==> flow/design.v <==
module matriz(
    input clock,
	 input [6:0] coluna1,
	 input [6:0] coluna2,
	 input [6:0] coluna3,
	 input [6:0] coluna4,
	 input [6:0] coluna5,
    output reg [4:0] colunas,
    output reg [6:0] linhas
);
    reg [3:0] contador = 4'd0;
    always @(posedge clock) begin
			  case (contador)
					4'd0: begin  
						 colunas <= 5'b00001;
						 contador <= contador + 1'd1;
						 linhas <= coluna1;
					end
					4'd1: begin  
						 colunas <= 5'b00010;
						 contador <= contador + 1'd1;
						 linhas <= coluna2;
					end
					4'd2: begin  
						 colunas <= 5'b00100;
						 contador <= contador + 1'd1;
						 linhas <= coluna3;
					end
					4'd3: begin  
						 colunas <= 5'b01000;
						 contador <= contador + 1'd1;
						 linhas <= coluna4;
					end
					4'd4: begin  
						 colunas <= 5'b10000;
						 contador <= 4'd0;  
						 linhas <= coluna5;
					end
					default: begin  
						 contador <= 4'd0;
						 linhas <= 7'b1111111;
					end
			  endcase
    end
endmodule
Step by step through the tools: matriz
Tool output for the design above, in the order of the flow.
Line numbers count from 1 in the design file above.
Operators: Yosys type, input widths -> output width; for muxes data width and select width s.
Library cell names are shortened.
{ "inputs": {"design": "matriz", "clock_port": "clock", "library": "sky130hd", "corner": "tt_025C_1v80"} }

After elaboration
Yosys after proc, flatten, opt, wreduce and memory -nomap, before mapping. Memory bits, and registers merged into a memory's read port (data or address), are not among the register bits. Print and check cells are not counted. Equal cells are merged and count once.
{ "bits": {"input_bits": 36, "reg_bits": 16} }
{ "classes": {"equal": 4, "muxes": 2, "reduce_logical": 3, "addsub": 1} }
{ "op_table": {"columns": ["op", "count"], "rows": [
  ["$pmux 7 s5", 1],
  ["$pmux 5 s5", 1],
  ["$eq 4x2->1 const B", 2],
  ["$reduce_bool 5->1", 1],
  ["$add 4x1->4 const B", 1],
  ["$eq 4x1->1 const B", 1],
  ["$eq 4x3->1 const B", 1],
  ["$logic_not 4->1", 1],
  ["$reduce_or 4->1", 1]
]} }

Depth
Depth = most cells in a row (Yosys ltp): at word level without a register or memory, in the mapped netlist without a sequential cell, where the memories' decode and read muxes count.
{ "logic_depth": {"ltp_word": 2, "ABC_AREA": 0, "mapped_depth": 7, "depth_no_buf": 5} }

Netlist
Source: synth_stat.txt of the flow (Yosys; design flattened, memories mapped). It holds for the ABC_AREA given above (unset counts as 0); a run with the other value may have another netlist.
{ "types": {"columns": ["cell", "count", "area_total_um2"], "rows": [
  ["dfxtp_1", 11, 220.211],
  ["edfxtp_1", 5, 150.144],
  ["a222oi_1", 7, 70.067],
  ["o211ai_1", 7, 52.55],
  ["ha_1", 4, 50.048],
  ["and2_1", 7, 43.792],
  ["nor4bb_1", 4, 40.038],
  ["a31oi_1", 4, 25.024],
  ["buf_2", 5, 25.024],
  ["nor4_4", 1, 21.27],
  ["a32oi_1", 2, 17.517],
  ["nor3_4", 1, 16.266],
  ["nor2b_1", 2, 12.512],
  ["mux2_1", 1, 11.261],
  ["buf_4", 1, 7.507],
  ["inv_1", 2, 7.507],
  ["nor3b_1", 1, 7.507],
  ["or2_1", 1, 6.256]
]} }
Other cell types: 7; their cells: 7.
{ "mapped": {"mapped_cells": 73, "area_um2": 815.8, "buffers": 7, "ff_cells": 16, "seq_area_um2": 370.4} }

Timing after synthesis
Source: OpenSTA report_checks on the synthesized netlist (no wires, ideal clock, input and output delay 20% of the period each), path of least setup slack; recovery checks are left aside. Register names are those of the netlist, which keeps one name where synthesis merged equal registers.
{ "synth_timing": {"kind": "register to register", "start": "register contador[0]", "end": "register colunas[0]", "t_first_pin_ns": 0.000, "path_slack_ns": 0.764, "path_delay_ns": 1.486, "stages": 6, "n_path_buf": 1, "arrival_ns": 1.220, "tclk_ns": 2.25, "synth_period_reached_ns": 1.486} }
"path_delay_ns" = arrival - input delay + setup time.
"stages" counts driving pins, that of a launching flip-flop among them; a cell with two outputs on the path counts twice.
"synth_period_reached_ns" is the clock period less the worst setup slack; recovery checks do not enter. This is arithmetic on one report: input and output delays are still those of the set period (20% each).
Between the ends stands the longest chain of elaborated cells between them, by number of cells; it is not shown to be the way that was timed. Of several equally long chains one is given.
Each line given opens the expression or statement behind the cell; cells for indexed reads and writes are added by Yosys, which also makes memories of some case tables.
A register here has more assigning lines than the two given.
The path ends at the enable pin of a flip-flop; only ways to that pin are counted.
{ "synth_between": {"cell_sequence": "dfxtp_1 > inv_1 > ha_1 > buf_2 > nor4_4 > nor3_4", "elab_chain_cells": 2, "cells_between": 6, "lines_between": 1, "classes_between": "eq/ne: 4; reduce/logical: 2"} }
{ "synth_rtl": {"columns": ["element", "line", "text"], "rows": [
  ["from (decl)", 11, "reg [3:0] contador = 4'd0;"],
  ["from (assign)", 16, "contador <= contador + 1'd1;"],
  ["from (assign)", 21, "contador <= contador + 1'd1;"],
  ["$eq 4x3->1", 13, "case (contador)"],
  ["$reduce_bool 5->1", null, null],
  ["to (assign)", 15, "colunas <= 5'b00001;"],
  ["to (assign)", 20, "colunas <= 5'b00010;"],
  ["to (decl)", 8, "output reg [4:0] colunas,"]
]} }

Path in the finished layout
From the final timing report of run 1: the path of least setup slack in the routed layout; clock arrival at registers is part of the times.
{ "layout_timing": {"kind": "register to output", "start": "register linhas[6]", "end": "output port linhas[6]", "path_slack_ns": 1.20, "tclk_ns": 2.97, "t_first_pin_ns": 0.31, "n_path_buf": 1, "stages": 2, "arrival_ns": 1.17} }
A register here has more assigning lines than the two given.
{ "layout_between": {"cell_sequence": "dfxtp_1 > clkdlybuf4s50_1", "elab_chain_cells": 0, "cells_between": 0, "lines_between": 0} }
{ "layout_rtl": {"columns": ["element", "line", "text"], "rows": [
  ["from (decl)", 9, "output reg [6:0] linhas"],
  ["from (assign)", 17, "linhas <= coluna1;"],
  ["from (assign)", 22, "linhas <= coluna2;"],
  ["to (decl)", 9, null]
]} }

Lab notebook: matriz

matriz through Yosys and OpenROAD on sky130hd: 2 stored runs, unordered, with their settings and measured results. The constraints put input and output delay at 20% of the set period each and load the outputs with 0.01 pF.
"achievedPeriod_ns" is the run's clock period less its worst setup slack. It is reckoned from that one timing run; input and output delays stay at 20% of the period that was set.
"worst_path_time_ns": the worst setup path's part of the clock period (all of it between registers, 20% less for each end at a port) less its slack. A launch clock that arrives late makes it longer, a capture clock that arrives late makes it shorter.
"final_power_mw": no workload was simulated; the value follows from the tool's default switching activity.

Run 1
==> flow/run.sh <==
#!/bin/bash
# the make line also repeats the synthesis and layout settings of config.mk as NAME=value (left out here)
make -C /OpenROAD-flow-scripts/flow DESIGN_CONFIG=/design/flow/config.mk WORK_HOME=/design/flow/orfs CLKGATE_MAP_FILE= finish
==> flow/config.mk <==
export PLATFORM = sky130hd
export DESIGN_NAME = matriz
export DESIGN_NICKNAME = matriz
export VERILOG_FILES = /design/flow/design.v
export SDC_FILE = /design/flow/constraint.sdc
export NUM_CORES = 4
export LEC_CHECK = 0
export CAP_MARGIN = 20
export CELL_PAD_IN_SITES_DETAIL_PLACEMENT = 0
export CORE_ASPECT_RATIO = 1.28
export CORE_MARGIN = 2
export CORE_UTILIZATION = 45
export GPL_ROUTABILITY_DRIVEN = 1
export GPL_TIMING_DRIVEN = 0
export MIN_ROUTING_LAYER = met1
export PLACE_DENSITY_LB_ADDON = 0.25
export SLEW_MARGIN = 35
==> flow/constraint.sdc <==
create_clock -name core_clock -period 2.97 [get_ports {clock}]
set_input_delay 0.5940 -clock core_clock [delete_from_list [all_inputs] [get_ports {clock}]]
set_output_delay 0.5940 -clock core_clock [all_outputs]
set_load 0.01 [all_outputs]

==> results of run 1, as JSON <==
{
  "worst_path_time_ns": 1.17,
  "worst_setup_path_type": "register to output",
  "final_power_mw": 1.088,
  "final_setup_tns_ns": 0.000,
  "die_um2": 2172.1,
  "achievedPeriod_ns": 1.769,
  "timing.hold.ws_ns": 0.515,
  "finalCellArea_um2": 1346.3,
  "worstSetupSlack_ns": 1.201,
  "post_synth_area_um2": 815.8
}

Run 2
==> flow/run.sh <==
#!/bin/bash
# the make line also repeats the synthesis and layout settings of config.mk as NAME=value (left out here)
make -C /OpenROAD-flow-scripts/flow DESIGN_CONFIG=/design/flow/config.mk WORK_HOME=/design/flow/orfs CLKGATE_MAP_FILE= finish
==> flow/config.mk <==
export PLATFORM = sky130hd
export DESIGN_NAME = matriz
export DESIGN_NICKNAME = matriz
export VERILOG_FILES = /design/flow/design.v
export SDC_FILE = /design/flow/constraint.sdc
export NUM_CORES = 4
export LEC_CHECK = 0
export CAP_MARGIN = 20
export CORE_ASPECT_RATIO = 0.7
export CORE_MARGIN = 5
export CORE_UTILIZATION = 30
export CTS_CLUSTER_DIAMETER = 339
export CTS_CLUSTER_SIZE = 43
export MAX_ROUTING_LAYER = met4
export MIN_ROUTING_LAYER = met1
export PLACE_DENSITY_LB_ADDON = 0.24
export SETUP_SLACK_MARGIN = 0.58
export SLEW_MARGIN = 20
==> flow/constraint.sdc <==
create_clock -name core_clock -period 2.98 [get_ports {clock}]
set_input_delay 0.5960 -clock core_clock [delete_from_list [all_inputs] [get_ports {clock}]]
set_output_delay 0.5960 -clock core_clock [all_outputs]
set_load 0.01 [all_outputs]

==> results of run 2, as JSON <==
{
  "final_power_mw": 1.080,
  "die_um2": 3878.8,
  "final_setup_tns_ns": 0.000,
  "finalCellArea_um2": 1337.5,
  "post_synth_area_um2": 815.8,
  "worstSetupSlack_ns": 1.112,
  "achievedPeriod_ns": 1.868,
  "timing.hold.ws_ns": 0.501,
  "worst_path_time_ns": 1.87,
  "worst_setup_path_type": "register to register"
}
