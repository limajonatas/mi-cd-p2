==> flow/design.v <==
module mudar_jogo(
    input botao,
    output reg [6:0] coluna1,
    output reg [6:0] coluna2,
    output reg [6:0] coluna3,
    output reg [6:0] coluna4,
    output reg [6:0] coluna5
);
    reg [1:0] jogo = 2'd0;
    parameter SETE_ALTOS = 7'b1111111;
	 	initial begin
		coluna1 = 7'b1111111;
		coluna2 = 7'b1111111;
		coluna3 = 7'b1111111;
		coluna4 = 7'b1111111;
		coluna5 = 7'b1111111;
	end
    always @(posedge botao) begin
        case(jogo)
            2'd0: begin  
                coluna1 <= 7'b0111100;
                coluna2 <= 7'b0011101;
                coluna3 <= 7'b0110101;
                coluna4 <= 7'b1000111;
                coluna5 <= 7'b1110111;
                jogo <= jogo + 1;
            end
            2'd1: begin  
                coluna1 <= 7'b0001101;
                coluna2 <= 7'b1011100;
                coluna3 <= 7'b1011101;
                coluna4 <= 7'b1110111;
                coluna5 <= 7'b1000111;
                jogo <= jogo + 1;
            end
            2'd2: begin  
                coluna1 <= 7'b0111000;
                coluna2 <= 7'b0001110;
                coluna3 <= 7'b0111111;
                coluna4 <= 7'b1111101;
                coluna5 <= 7'b1111000;
                jogo <= jogo + 1;
            end
            2'd3: begin  
                coluna1 <= 7'b1100011;
                coluna2 <= 7'b1110111;
                coluna3 <= 7'b1111101;
                coluna4 <= 7'b0111101;
                coluna5 <= 7'b0001000;
                jogo <= 2'd0;
            end
            default: begin  
                coluna1 <= SETE_ALTOS;
                coluna2 <= SETE_ALTOS;
                coluna3 <= SETE_ALTOS;
                coluna4 <= SETE_ALTOS;
                coluna5 <= SETE_ALTOS;
            end
        endcase
    end
endmodule
# ---- Step by step through the tools: mudar_jogo
# What the tools print for mudar_jogo, step after step.
# Line numbers count from 1 in the design file above.
# The mark -- stands for no value.
dict set report design {
  top_module {mudar_jogo}
  clk_port {botao}
  lib {sky130hd}
  corner {tt_025C_1v80}
}

# ---- After elaboration
# Yosys after proc, flatten, opt, wreduce and memory -nomap, before mapping. Enables and synchronous resets that opt folds into registers are not counted as muxes. Memory bits, and registers merged into a memory's read port (data or address), are not among the register bits. Print and check cells are not counted. Equal cells are merged and count once.
dict set report op_classes {
  eq_ne 3
  reduce_logical 2
  muxes 6
  add_sub_neg 1
}
# op count
set ops {}
lappend ops {{7-bit case mux with 4-bit select} 5}
lappend ops {{2-bit equality test with constant B} 2}
lappend ops {{2-bit case mux with 2-bit select} 1}
lappend ops {{3-bit OR reduction} 1}
lappend ops {{2-bit by 1-bit adder with 2-bit output with constant B} 1}
lappend ops {{2-bit by 1-bit equality test with 1-bit output with constant B} 1}
lappend ops {{2-bit zero test} 1}
dict set report bits {
  output_inout_bits 35
  ff_bits 37
}

# ---- Logic depth
# Depth = most cells in a row (Yosys ltp): at word level without a register or memory, in the mapped netlist without a sequential cell, where the memories' decode and read muxes count.
dict set report logic_depth {
  depth_word 3
  ABC_AREA 0
  ltp_mapped 3
}

# ---- Mapped cells and area
# The flow's flattened synthesis, as Yosys stat reports it; memories are mapped. The netlist is that of the ABC_AREA named above (0 if unset); the other value can give another one.
# cell_type count
set types {}
lappend types {sky130_fd_sc_hd__dfxtp_1 13}
lappend types {sky130_fd_sc_hd__buf_4 24}
lappend types {sky130_fd_sc_hd__ha_1 8}
lappend types {sky130_fd_sc_hd__inv_1 7}
lappend types {sky130_fd_sc_hd__o21ba_1 2}
lappend types {sky130_fd_sc_hd__or2_1 2}
lappend types {sky130_fd_sc_hd__nor2b_1 1}
lappend types {sky130_fd_sc_hd__conb_1 1}
lappend types {sky130_fd_sc_hd__nor2_1 1}
dict set report synth_totals {
  sequential_area_um2 260.2
  n_buf 24
  ff_cells 13
  area_um2 613.1
  cells 59
}

# ---- Path before layout
# Path of least setup slack by OpenSTA after synthesis, without wires, with an ideal clock, recovery checks aside; 20% of the period is set as input and as output delay. Where synthesis merged equal registers, the netlist keeps one of their names.
dict set report synth_timing {
  path_type {register -> register}
  start {register jogo[0]}
  end {register jogo[1]}
  setup_time_ns 0.118
  period_ns 1.35
  delay_ns 1.031
  path_stages 4
  slack_ns 0.319
  n_path_buf 0
  t_arrival_ns 0.913
  period_less_setup_slack_ns 1.031
}
# "delay_ns" is the arrival time less input delay plus setup time.
# "path_stages": output pins that drive a net of the path, with the launching flip-flop's if there is one; two outputs of one cell count as two.
# "period_less_setup_slack_ns" = period - worst setup slack (recovery checks aside). The figure is calculated, with input and output delays left at 20% of the set period.
# The rows between start and end are the longest chain of elaborated cells between them; the timing report does not say that the signal goes this way. Where chains are equally long, one stands for them.
# Each line given opens the expression or statement behind the cell; cells for indexed reads and writes are added by Yosys, which also makes memories of some case tables.
# At most two assigning lines are given for a register; there are more.
dict set report synth_via {
  cell_sequence {sky130_fd_sc_hd__dfxtp_1 -> sky130_fd_sc_hd__inv_1 -> sky130_fd_sc_hd__ha_1 -> sky130_fd_sc_hd__nor2b_1}
  elab_chain_cells 3
  cells_between 7
}
# element line_no
set synth_rtl {}
lappend synth_rtl {{start, declared} 9} ;# reg [1:0] jogo = 2'd0;
lappend synth_rtl {{start, assigned} 26} ;# jogo <= jogo + 1;
lappend synth_rtl {{start, assigned} 34} ;# jogo <= jogo + 1;
lappend synth_rtl {{2-bit equality test} 19} ;# case(jogo)
lappend synth_rtl {{3-bit OR reduction} --}
lappend synth_rtl {{2-bit case mux with 2-bit select} 19}
lappend synth_rtl {{end, assigned} 26}
lappend synth_rtl {{end, assigned} 34}
lappend synth_rtl {{end, declared} 9}

# ---- Worst path after layout
# Path of least setup slack in the final report of job 2 (OpenROAD, finished layout, wires in). Where an end is a register, its clock arrival counts in the times.
dict set report layout_timing {
  path_type {register -> output}
  start {register coluna1[2]}
  end {output port coluna1[2]}
  period_ns 2.06
  n_path_buf 1
  path_stages 2
  t_arrival_ns 1.18
  output_delay_ns 0.41
  slack_ns 0.47
}
# At most two assigning lines are given for a register; there are more.
dict set report layout_via {
  cell_sequence {sky130_fd_sc_hd__dfxtp_1 -> sky130_fd_sc_hd__clkdlybuf4s50_1}
  elab_chain_cells 0
  cells_between 0
  cone_lines 0
}
# element line_no
set layout_rtl {}
lappend layout_rtl {{start, declared} 3} ;# output reg [6:0] coluna1,
lappend layout_rtl {{start, assigned} 21} ;# coluna1 <= 7'b0111100;
lappend layout_rtl {{start, assigned} 29} ;# coluna1 <= 7'b0001101;
lappend layout_rtl {{end, declared} 3}

Appendix: measured runs

Module mudar_jogo, platform sky130hd: 2 stored runs of the flow (Yosys, OpenROAD) with differing settings, in no particular order. Input and output delays are each 20% of the period that was set; the output load is 0.01 pF.
"achieved_period_ns" is the run's clock period less its worst setup slack. It is reckoned from that one timing run; input and output delays stay at 20% of the period that was set.
"worst_path_ns" = time allowed to the worst setup path (clock period - input delay - output delay, where it has them) - its slack; a late launch clock adds to it, a late capture clock takes from it.
"power.total_mw": no workload was simulated; the value follows from the tool's default switching activity.

[flow] job 1: files
==> flow/run.sh <==
#!/bin/bash
# the make line also repeats the synthesis and layout settings of config.mk as NAME=value (left out here)
make -C /OpenROAD-flow-scripts/flow DESIGN_CONFIG=/design/flow/config.mk WORK_HOME=/design/flow/orfs CLKGATE_MAP_FILE= finish
==> flow/config.mk <==
export PLATFORM = sky130hd
export DESIGN_NAME = mudar_jogo
export DESIGN_NICKNAME = mudar_jogo
export VERILOG_FILES = /design/flow/design.v
export SDC_FILE = /design/flow/constraint.sdc
export NUM_CORES = 4
export LEC_CHECK = 0
export ABC_AREA = 1
export CAP_MARGIN = 40
export CELL_PAD_IN_SITES_DETAIL_PLACEMENT = 1
export CORE_MARGIN = 9
export CORE_UTILIZATION = 46
export CTS_CLUSTER_DIAMETER = 348
export CTS_CLUSTER_SIZE = 22
export GPL_ROUTABILITY_DRIVEN = 0
export PLACE_DENSITY_LB_ADDON = 0.08
export SETUP_SLACK_MARGIN = 0.1
export SLEW_MARGIN = 10
export TNS_END_PERCENT = 100
==> flow/constraint.sdc <==
create_clock -name core_clock -period 0.863 [get_ports {botao}]
set_input_delay 0.1726 -clock core_clock [delete_from_list [all_inputs] [get_ports {botao}]]
set_output_delay 0.1726 -clock core_clock [all_outputs]
set_load 0.01 [all_outputs]

[flow] job 1: no results, routing failed with DPL-0033

[flow] job 2: files
==> flow/run.sh <==
#!/bin/bash
# the make line also repeats the synthesis and layout settings of config.mk as NAME=value (left out here)
make -C /OpenROAD-flow-scripts/flow DESIGN_CONFIG=/design/flow/config.mk WORK_HOME=/design/flow/orfs CLKGATE_MAP_FILE= finish
==> flow/config.mk <==
export PLATFORM = sky130hd
export DESIGN_NAME = mudar_jogo
export DESIGN_NICKNAME = mudar_jogo
export VERILOG_FILES = /design/flow/design.v
export SDC_FILE = /design/flow/constraint.sdc
export NUM_CORES = 4
export LEC_CHECK = 0
export CAP_MARGIN = 20
export CELL_PAD_IN_SITES_DETAIL_PLACEMENT = 1
export CELL_PAD_IN_SITES_GLOBAL_PLACEMENT = 0
export CORE_ASPECT_RATIO = 1.59
export CORE_MARGIN = 2
export CORE_UTILIZATION = 18
export CTS_CLUSTER_DIAMETER = 125
export CTS_CLUSTER_SIZE = 81
export GPL_ROUTABILITY_DRIVEN = 1
export MAX_ROUTING_LAYER = met5
export PLACE_DENSITY_LB_ADDON = 0.21
export SETUP_SLACK_MARGIN = 0.01
export SLEW_MARGIN = 10
==> flow/constraint.sdc <==
create_clock -name core_clock -period 2.06 [get_ports {botao}]
set_input_delay 0.4120 -clock core_clock [delete_from_list [all_inputs] [get_ports {botao}]]
set_output_delay 0.4120 -clock core_clock [all_outputs]
set_load 0.01 [all_outputs]

[flow] job 2: metrics
[metrics] yosys_chip_area_um2 = 613.1
[metrics] die_um2 = 3901.6
[metrics] final_cell_area_um2 = 839.6
[metrics] finish.utilization_pct = 26.1
[metrics] worst_setup_slack_ns = 0.473
[metrics] total_negative_slack_ns = 0.000
[metrics] fin_hold_ws_ns = 0.510
[metrics] power.total_mw = 0.4784
[metrics] achieved_period_ns = 1.587
[metrics] worst_path_ns = 1.18
[metrics] timing.worst_path_kind = register -> output
